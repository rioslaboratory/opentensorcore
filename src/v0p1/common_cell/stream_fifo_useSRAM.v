==> flow/design.v <==
package defs_div_sqrt_mvp;
   localparam C_RM                  = 3;
   localparam C_RM_NEAREST          = 3'h0;
   localparam C_RM_TRUNC            = 3'h1;
   localparam C_RM_PLUSINF          = 3'h2;
   localparam C_RM_MINUSINF         = 3'h3;
   localparam C_RM_M                = 3'h4;
   localparam C_PC                  = 6;  
   localparam C_FS                  = 2;  
   localparam C_IUNC                = 2;  
   localparam Iteration_unit_num_S  = 2'b10;
   localparam C_OP_FP64             = 64;
   localparam C_MANT_FP64           = 52;
   localparam C_EXP_FP64            = 11;
   localparam C_BIAS_FP64           = 1023;
   localparam C_BIAS_AONE_FP64      = 11'h400;
   localparam C_HALF_BIAS_FP64      = 511;
   localparam C_EXP_ZERO_FP64       = 11'h000;
   localparam C_EXP_ONE_FP64        = 13'h001;  
   localparam C_EXP_INF_FP64        = 11'h7FF;
   localparam C_MANT_ZERO_FP64      = 52'h0;
   localparam C_MANT_NAN_FP64       = 52'h8_0000_0000_0000;
   localparam C_PZERO_FP64          = 64'h0000_0000_0000_0000;
   localparam C_MZERO_FP64          = 64'h8000_0000_0000_0000;
   localparam C_QNAN_FP64           = 64'h7FF8_0000_0000_0000;
   localparam C_OP_FP32             = 32;
   localparam C_MANT_FP32           = 23;
   localparam C_EXP_FP32            = 8;
   localparam C_BIAS_FP32           = 127;
   localparam C_BIAS_AONE_FP32      = 8'h80;
   localparam C_HALF_BIAS_FP32      = 63;
   localparam C_EXP_ZERO_FP32       = 8'h00;
   localparam C_EXP_INF_FP32        = 8'hFF;
   localparam C_MANT_ZERO_FP32      = 23'h0;
   localparam C_PZERO_FP32          = 32'h0000_0000;
   localparam C_MZERO_FP32          = 32'h8000_0000;
   localparam C_QNAN_FP32           = 32'h7FC0_0000;
   localparam C_OP_FP16             = 16;
   localparam C_MANT_FP16           = 10;
   localparam C_EXP_FP16            = 5;
   localparam C_BIAS_FP16           = 15;
   localparam C_BIAS_AONE_FP16      = 5'h10;
   localparam C_HALF_BIAS_FP16      = 7;
   localparam C_EXP_ZERO_FP16       = 5'h00;
   localparam C_EXP_INF_FP16        = 5'h1F;
   localparam C_MANT_ZERO_FP16      = 10'h0;
   localparam C_PZERO_FP16          = 16'h0000;
   localparam C_MZERO_FP16          = 16'h8000;
   localparam C_QNAN_FP16           = 16'h7E00;
   localparam C_OP_FP16ALT           = 16;
   localparam C_MANT_FP16ALT         = 7;
   localparam C_EXP_FP16ALT          = 8;
   localparam C_BIAS_FP16ALT         = 127;
   localparam C_BIAS_AONE_FP16ALT    = 8'h80;
   localparam C_HALF_BIAS_FP16ALT    = 63;
   localparam C_EXP_ZERO_FP16ALT     = 8'h00;
   localparam C_EXP_INF_FP16ALT      = 8'hFF;
   localparam C_MANT_ZERO_FP16ALT    = 7'h0;
   localparam C_QNAN_FP16ALT         = 16'h7FC0;
endpackage : defs_div_sqrt_mvp
module dualportSRAM #(
  parameter BITWIDTH   = 32,
  parameter DEPTH      = 8 
)
(
  input                 CLK ,
  input                 RSTN,
  input  [BITWIDTH-1:0] D   ,
  output [BITWIDTH-1:0] Q   ,
  input                 REB ,
  input                 WEB ,
  input  [BITWIDTH-1:0] BWEB,
  input  [DEPTH-1:0]    AA  ,
  input  [DEPTH-1:0]    AB    
);
  reg  [BITWIDTH-1:0] mem_core [0:2**DEPTH-1];
  always@(posedge CLK or negedge RSTN) begin: WRITE_PROC
    integer ii,jj;
    if(!RSTN) begin
      for(jj = 32'sd0; jj < 2**DEPTH; jj = jj + 32'sd1) begin
        mem_core[jj] <= 'd0;
      end
    end
    else if(WEB) begin
      for(ii = 32'sd0; ii < BITWIDTH; ii = ii + 32'sd1) begin
        if(BWEB[ii]) begin
          mem_core[AA][ii] <= D[ii];
        end
      end
    end
  end
  reg [BITWIDTH-1:0] QN;
  always@(posedge CLK or negedge RSTN) begin
    if(!RSTN) begin
      QN <= 'd0;
    end
    else if(REB) begin
      QN <= mem_core[AB];
    end
  end
  assign Q = QN;
endmodule
`timescale 1ns/1ns
module stream_fifo_useSRAM #(
  parameter DATA_WIDTH = 32,
  parameter FIFO_DEPTH = 4   
  )
  (
  input                   clk      ,
  input                   rst_n    ,
  output                  w_ready_o,
  input                   w_valid_i,
  input  [DATA_WIDTH-1:0] w_data_i ,
  output                  r_valid_o,
  input                   r_ready_i,
  output [DATA_WIDTH-1:0] r_data_o  
  );
  parameter ADDR_WIDTH = $clog2(FIFO_DEPTH);
  reg push_reg; 
  reg [ADDR_WIDTH-1:0] w_addr,r_addr;
  reg [ADDR_WIDTH-1:0] fifo_cnt_in ;
  reg [ADDR_WIDTH-1:0] fifo_cnt_out;
  wire push,pop;
  wire read_en ;
  wire [ADDR_WIDTH-1:0] r_ptr_next;
  wire [ADDR_WIDTH-1:0] r_ptr     ;
  always@(posedge clk or negedge rst_n) begin
    if(!rst_n) begin
      push_reg <= 'd0;
    end
    else begin
      push_reg <= push;
    end
  end
  always@(posedge clk or negedge rst_n) begin
    if(!rst_n) begin
      fifo_cnt_in <= 'd0;
    end
    else if(push ^ pop) begin
      if(push) begin
        fifo_cnt_in <= fifo_cnt_in + 1'b1;
      end
      else begin
        fifo_cnt_in <= fifo_cnt_in - 1'b1;
      end
    end
    else begin
      fifo_cnt_in <= fifo_cnt_in;
    end
  end
  always@(posedge clk or negedge rst_n) begin
    if(!rst_n) begin
      fifo_cnt_out <= 'd0;
    end
    else if(push_reg ^ pop) begin
      if(push_reg) begin
        fifo_cnt_out <= fifo_cnt_in + 1'b1;
      end
      else begin
        fifo_cnt_out <= fifo_cnt_in - 1'b1;
      end
    end
    else begin
        fifo_cnt_out <= fifo_cnt_out;
    end
  end
  always@(posedge clk or negedge rst_n) begin
    if(!rst_n) begin
      w_addr <= 'd0;
    end
    else if(push) begin
      w_addr <= w_addr + 1;
    end
    else begin
      w_addr <= w_addr;
    end
  end
  always@(posedge clk or negedge rst_n) begin
    if(!rst_n) begin
      r_addr <= 'd0;
    end
    else if(pop) begin
      r_addr <= r_ptr;
    end
    else begin
      r_addr <= r_addr;
    end
  end
  assign push = w_valid_i && w_ready_o;
  assign pop  = r_valid_o && r_ready_i;
  assign r_valid_o = fifo_cnt_out > {DATA_WIDTH{1'b0}}      ;
  assign w_ready_o = (fifo_cnt_in < FIFO_DEPTH);
  assign read_en = !(push && w_addr==r_ptr);
  assign r_ptr_next = (r_addr==(FIFO_DEPTH-1)) ? 'd0 : (r_addr+1);
  assign r_ptr      = pop ? r_ptr_next : r_addr;
  wire [DATA_WIDTH-1:0] read_data;
  dualportSRAM #(
    .BITWIDTH (DATA_WIDTH),
    .DEPTH    (ADDR_WIDTH)
  )
  dual_port_ram (
    .CLK  (clk               ),
    .RSTN (rst_n             ),
    .D    (w_data_i          ), 
    .Q    (read_data         ), 
    .REB  (read_en           ), 
    .WEB  (push              ), 
    .BWEB ({DATA_WIDTH{1'b1}}), 
    .AA   (w_addr            ), 
    .AB   (r_ptr             ) 
  );
  reg read_en_reg;
  reg [DATA_WIDTH-1:0] w_data_reg;
  always@(posedge clk or negedge rst_n) begin
    if(!rst_n) begin
      read_en_reg <= 'd0;
      w_data_reg  <= 'd0;
    end
    else begin
      read_en_reg <= read_en;
      w_data_reg  <= w_data_i;
    end
  end  
  assign r_data_o = read_en_reg ? read_data : w_data_reg;
endmodule
# Step by step through the tools: stream_fifo_useSRAM
# Tool output for the design above, in the order of the flow.
# Line numbers count from 1 in the design file above.
# Operators: Yosys type, input widths -> output width; for muxes data width and select width s.
# The mark -- stands for no value.
dict set report inputs {
  top {stream_fifo_useSRAM}
  clock {clk}
  library {sky130hd}
  pvt_corner {tt_025C_1v80}
}

# Word-level counts
# Yosys after proc, flatten, opt, wreduce and memory -nomap, before mapping. Print and check cells are not counted. Equal cells are merged and count once.
dict set report classes {
  addsub 4
  compare 2
  n_eq 8
  n_mux 6
  logic 2
  reduce_logical 10
}
# cell count
set ops {}
lappend ops {{$pmux 32 s4} 1}
lappend ops {{$mux 32} 1}
lappend ops {{$eq 2x2->1 const B} 5}
lappend ops {{$reduce_and 2->1} 4}
lappend ops {{$mux 2} 4}
lappend ops {{$add 2x1->2 const B} 3}
lappend ops {{$eq 2x1->1 const B} 2}
lappend ops {{$logic_not 2->1} 2}
lappend ops {{$logic_and 1x1->1} 3}
lappend ops {{$lt 2x3->1 const B} 1}
lappend ops {{$xor 1x1->1} 2}
lappend ops {{$sub 2x1->2 const B} 1}
lappend ops {{$gt 2x1->1 const B} 1}
lappend ops {{$eq 2x2->1} 1}
lappend ops {{$logic_not 1->1} 1}
dict set report word_totals {
  ff_bits 202
  inputBits 36
  out_inout_bits 34
  elab_cells 168
}

# Depth
# Yosys ltp: most cells in a row. Word level: on the elaborated netlist, between registers, memories and ports. Mapped: between sequential cells and ports; inverters and the memories' decode and read muxes count.
dict set report depth {
  ltp_word 6
  abc_area 0
  depth_mapped 8
  mapped_depth_nobuf 6
}

# After synthesis
# Yosys stat after the flow's synthesis: flattened, memories mapped to cells. It holds for the ABC_AREA given above (unset counts as 0); a run with the other value may have another netlist.
# Totals and module areas in this step are rounded.
dict set report synth_totals {
  cell_count 568
  area_um2 8800
  flip_flops 202
  n_buf 32
}
# cell count
set by_type {}
lappend by_type {sky130_fd_sc_hd__dfrtp_1 202}
lappend by_type {sky130_fd_sc_hd__mux2_2 163}
lappend by_type {sky130_fd_sc_hd__mux2i_1 97}
lappend by_type {sky130_fd_sc_hd__mux2_4 29}
lappend by_type {sky130_fd_sc_hd__buf_6 7}
lappend by_type {sky130_fd_sc_hd__ha_1 5}
lappend by_type {sky130_fd_sc_hd__buf_1 15}
lappend by_type {sky130_fd_sc_hd__xnor2_1 3}
lappend by_type {sky130_fd_sc_hd__xor2_1 3}
lappend by_type {sky130_fd_sc_hd__buf_2 5}
lappend by_type {sky130_fd_sc_hd__buf_4 3}
lappend by_type {sky130_fd_sc_hd__inv_1 6}
lappend by_type {sky130_fd_sc_hd__mux2i_4 1}
lappend by_type {sky130_fd_sc_hd__nand2_1 6}
lappend by_type {sky130_fd_sc_hd__o21ai_4 1}
lappend by_type {sky130_fd_sc_hd__xnor2_2 1}
lappend by_type {sky130_fd_sc_hd__nor2_1 4}
lappend by_type {sky130_fd_sc_hd__o21ai_0 3}
# Other cell types: 12; their cells: 14.
# By module: a second synthesis without flattening, with its own total; a netlist apart from the flattened one above.
dict set report hier_totals {
  hier_cells 716
  hier_area_um2 9900
}
# Rows give one instance, submodules left out.
# mod n_inst n_cells mod_area_um2
set modules {}
lappend modules {dualportSRAM 1 604 8200}
lappend modules {stream_fifo_useSRAM 1 112 1700}

# Worst setup path after synthesis
# OpenSTA on the mapped netlist: ideal clock, no wires. The path of least setup slack (recovery checks aside). Input and output delay are each 20% of the period. Register names are those of the netlist, which keeps one name where synthesis merged equal registers.
dict set report synth_path {
  kind {reg-to-reg}
  from {register fifo_cnt_out[0]}
  to {register dual_port_ram.QN[22]}
  period_ns 2.21
  setup_ns 0.125
  launch_ns 0.000
  t_arrival_ns 1.976
  required_time_ns 2.085
  path_slack_ns 0.109
  path_delay_ns 2.101
  driving_pins 9
  path_buffers 3
  period_less_setup_slack_ns 2.101
}
# "path_delay_ns" is the arrival time less input delay plus setup time.
# "driving_pins": output pins that drive a net of the path, with the launching flip-flop's if there is one; two outputs of one cell count as two.
# "period_less_setup_slack_ns" = period - worst setup slack (recovery checks aside). The figure is calculated, with input and output delays left at 20% of the set period.
# The rows between start and end are the longest chain of elaborated cells between them; the timing report does not say that the signal goes this way. Where chains are equally long, one stands for them.
# A line is the first line of the expression or statement that the cell stems from. Yosys adds cells for indexed reads and writes and turns some case tables into memories.
# At most two assigning lines are given for a register; there are more.
dict set report synth_via {
  path_cell_list {sky130_fd_sc_hd__dfrtp_1 sky130_fd_sc_hd__buf_2 sky130_fd_sc_hd__o21ai_4 sky130_fd_sc_hd__mux2i_1 sky130_fd_sc_hd__buf_4 sky130_fd_sc_hd__buf_4 sky130_fd_sc_hd__mux2i_1 sky130_fd_sc_hd__mux2i_1 sky130_fd_sc_hd__mux2_4}
  elab_chain_cells 5
  cells_between 10
  cone_classes {compare: 1; eq/ne: 4; mux: 2; reduce/logical: 3}
}
# item line_no
set synth_rtl {}
lappend synth_rtl {{start: declaration} 122} ;# reg [ADDR_WIDTH-1:0] fifo_cnt_out;
lappend synth_rtl {{start: assignment} 157} ;# fifo_cnt_out <= fifo_cnt_in + 1'b1;
lappend synth_rtl {{start: assignment} 160} ;# fifo_cnt_out <= fifo_cnt_in - 1'b1;
lappend synth_rtl {{$gt 2x1->1} 191} ;# assign r_valid_o = fifo_cnt_out > {DATA_WIDTH{1'b0}}      ;
lappend synth_rtl {{$logic_and 1x1->1} 190} ;# assign pop  = r_valid_o && r_ready_i;
lappend synth_rtl {{$mux 2} 195} ;# assign r_ptr      = pop ? r_ptr_next : r_addr;
lappend synth_rtl {{$eq 2x2->1} 98} ;# QN <= mem_core[AB];
lappend synth_rtl {{$pmux 32 s4} 98}
lappend synth_rtl {{end: assignment} 95} ;# QN <= 'd0;
lappend synth_rtl {{end: assignment} 98}
lappend synth_rtl {{end: declaration} 92} ;# reg [BITWIDTH-1:0] QN;

# Timing after layout
# From the final timing report of job 1: the path of least setup slack in the routed layout; clock arrival at registers is part of the times.
dict set report layout_path {
  kind {reg-to-output}
  from {register read_en_reg}
  to {output port r_data_o[20]}
  period_ns 1.62
  out_delay_ns 0.32
  launch_ns 0.59
  t_arrival_ns 1.92
  required_time_ns 1.30
  path_slack_ns -0.63
  driving_pins 6
  path_buffers 4
}
# The rows between start and end are the longest chain of elaborated cells between them; the timing report does not say that the signal goes this way. Where chains are equally long, one stands for them.
dict set report layout_via {
  path_cell_list {sky130_fd_sc_hd__dfrtp_2 sky130_fd_sc_hd__buf_12 sky130_fd_sc_hd__buf_12 sky130_fd_sc_hd__buf_6 sky130_fd_sc_hd__mux2_4 sky130_fd_sc_hd__buf_6}
  elab_chain_cells 1
  cells_between 1
  cone_classes {mux: 1}
}
# item line_no
set layout_rtl {}
lappend layout_rtl {{start: declaration} 212} ;# reg read_en_reg;
lappend layout_rtl {{start: assignment} 216} ;# read_en_reg <= 'd0;
lappend layout_rtl {{start: assignment} 220} ;# read_en_reg <= read_en;
lappend layout_rtl {{$mux 32} 224} ;# assign r_data_o = read_en_reg ? read_data : w_data_reg;
lappend layout_rtl {{end: declaration} 116} ;# output [DATA_WIDTH-1:0] r_data_o

# Top module stream_fifo_useSRAM; platform sky130hd; tools Yosys and OpenROAD; 2 stored runs in no particular order. Input and output delays are each 20% of the period that was set; the output load is 0.01 pF.
# "timing.achieved_period_ns" is the run's clock period less its worst setup slack. It is reckoned from that one timing run; input and output delays stay at 20% of the period that was set.
# "worstPathTime_ns" is the time allowed to the run's worst setup path (the clock period less input and output delay, where it has them) less its slack. Clock arrival times count: a late capture clock shortens it, a late launch clock lengthens it.
# "totalPower_mw" is the tool's figure for a default switching activity; nothing was simulated.
# Measured values are rounded.
run="job 1" settings period_ns=1.62 CORE_UTILIZATION=22 PLACE_DENSITY_LB_ADDON=0.04 GPL_TIMING_DRIVEN=1 CTS_CLUSTER_SIZE=94 CTS_CLUSTER_DIAMETER=255 CAP_MARGIN=35 CORE_MARGIN=2 SLEW_MARGIN=20
run="job 1" results setup_ws_ns=-0.63 worstPathTime_ns=1.92 worst_path_kind="reg-to-output" totalPower_mw=25 design_die_area_um2=42000 synthArea_um2=8800 total_negative_slack_ns=-26 fin_util_pct=30 timing.achieved_period_ns=2.248 cell_area_final_um2=12000
run="job 2" settings period_ns=4.0 CORE_UTILIZATION=53 SETUP_SLACK_MARGIN=0.19 PLACE_DENSITY_LB_ADDON=0.23 CORE_ASPECT_RATIO=1.14 CELL_PAD_IN_SITES_GLOBAL_PLACEMENT=1 ABC_AREA=0 MIN_ROUTING_LAYER="met2" CAP_MARGIN=20 CORE_MARGIN=2 SLEW_MARGIN=20
run="job 2" results setup_ws_ns=0.77 worstPathTime_ns=2.43 worst_path_kind="reg-to-output" totalPower_mw=9.6 design_die_area_um2=18000 synthArea_um2=8800 total_negative_slack_ns=0.000 fin_util_pct=63 timing.achieved_period_ns=3.235 cell_area_final_um2=10000
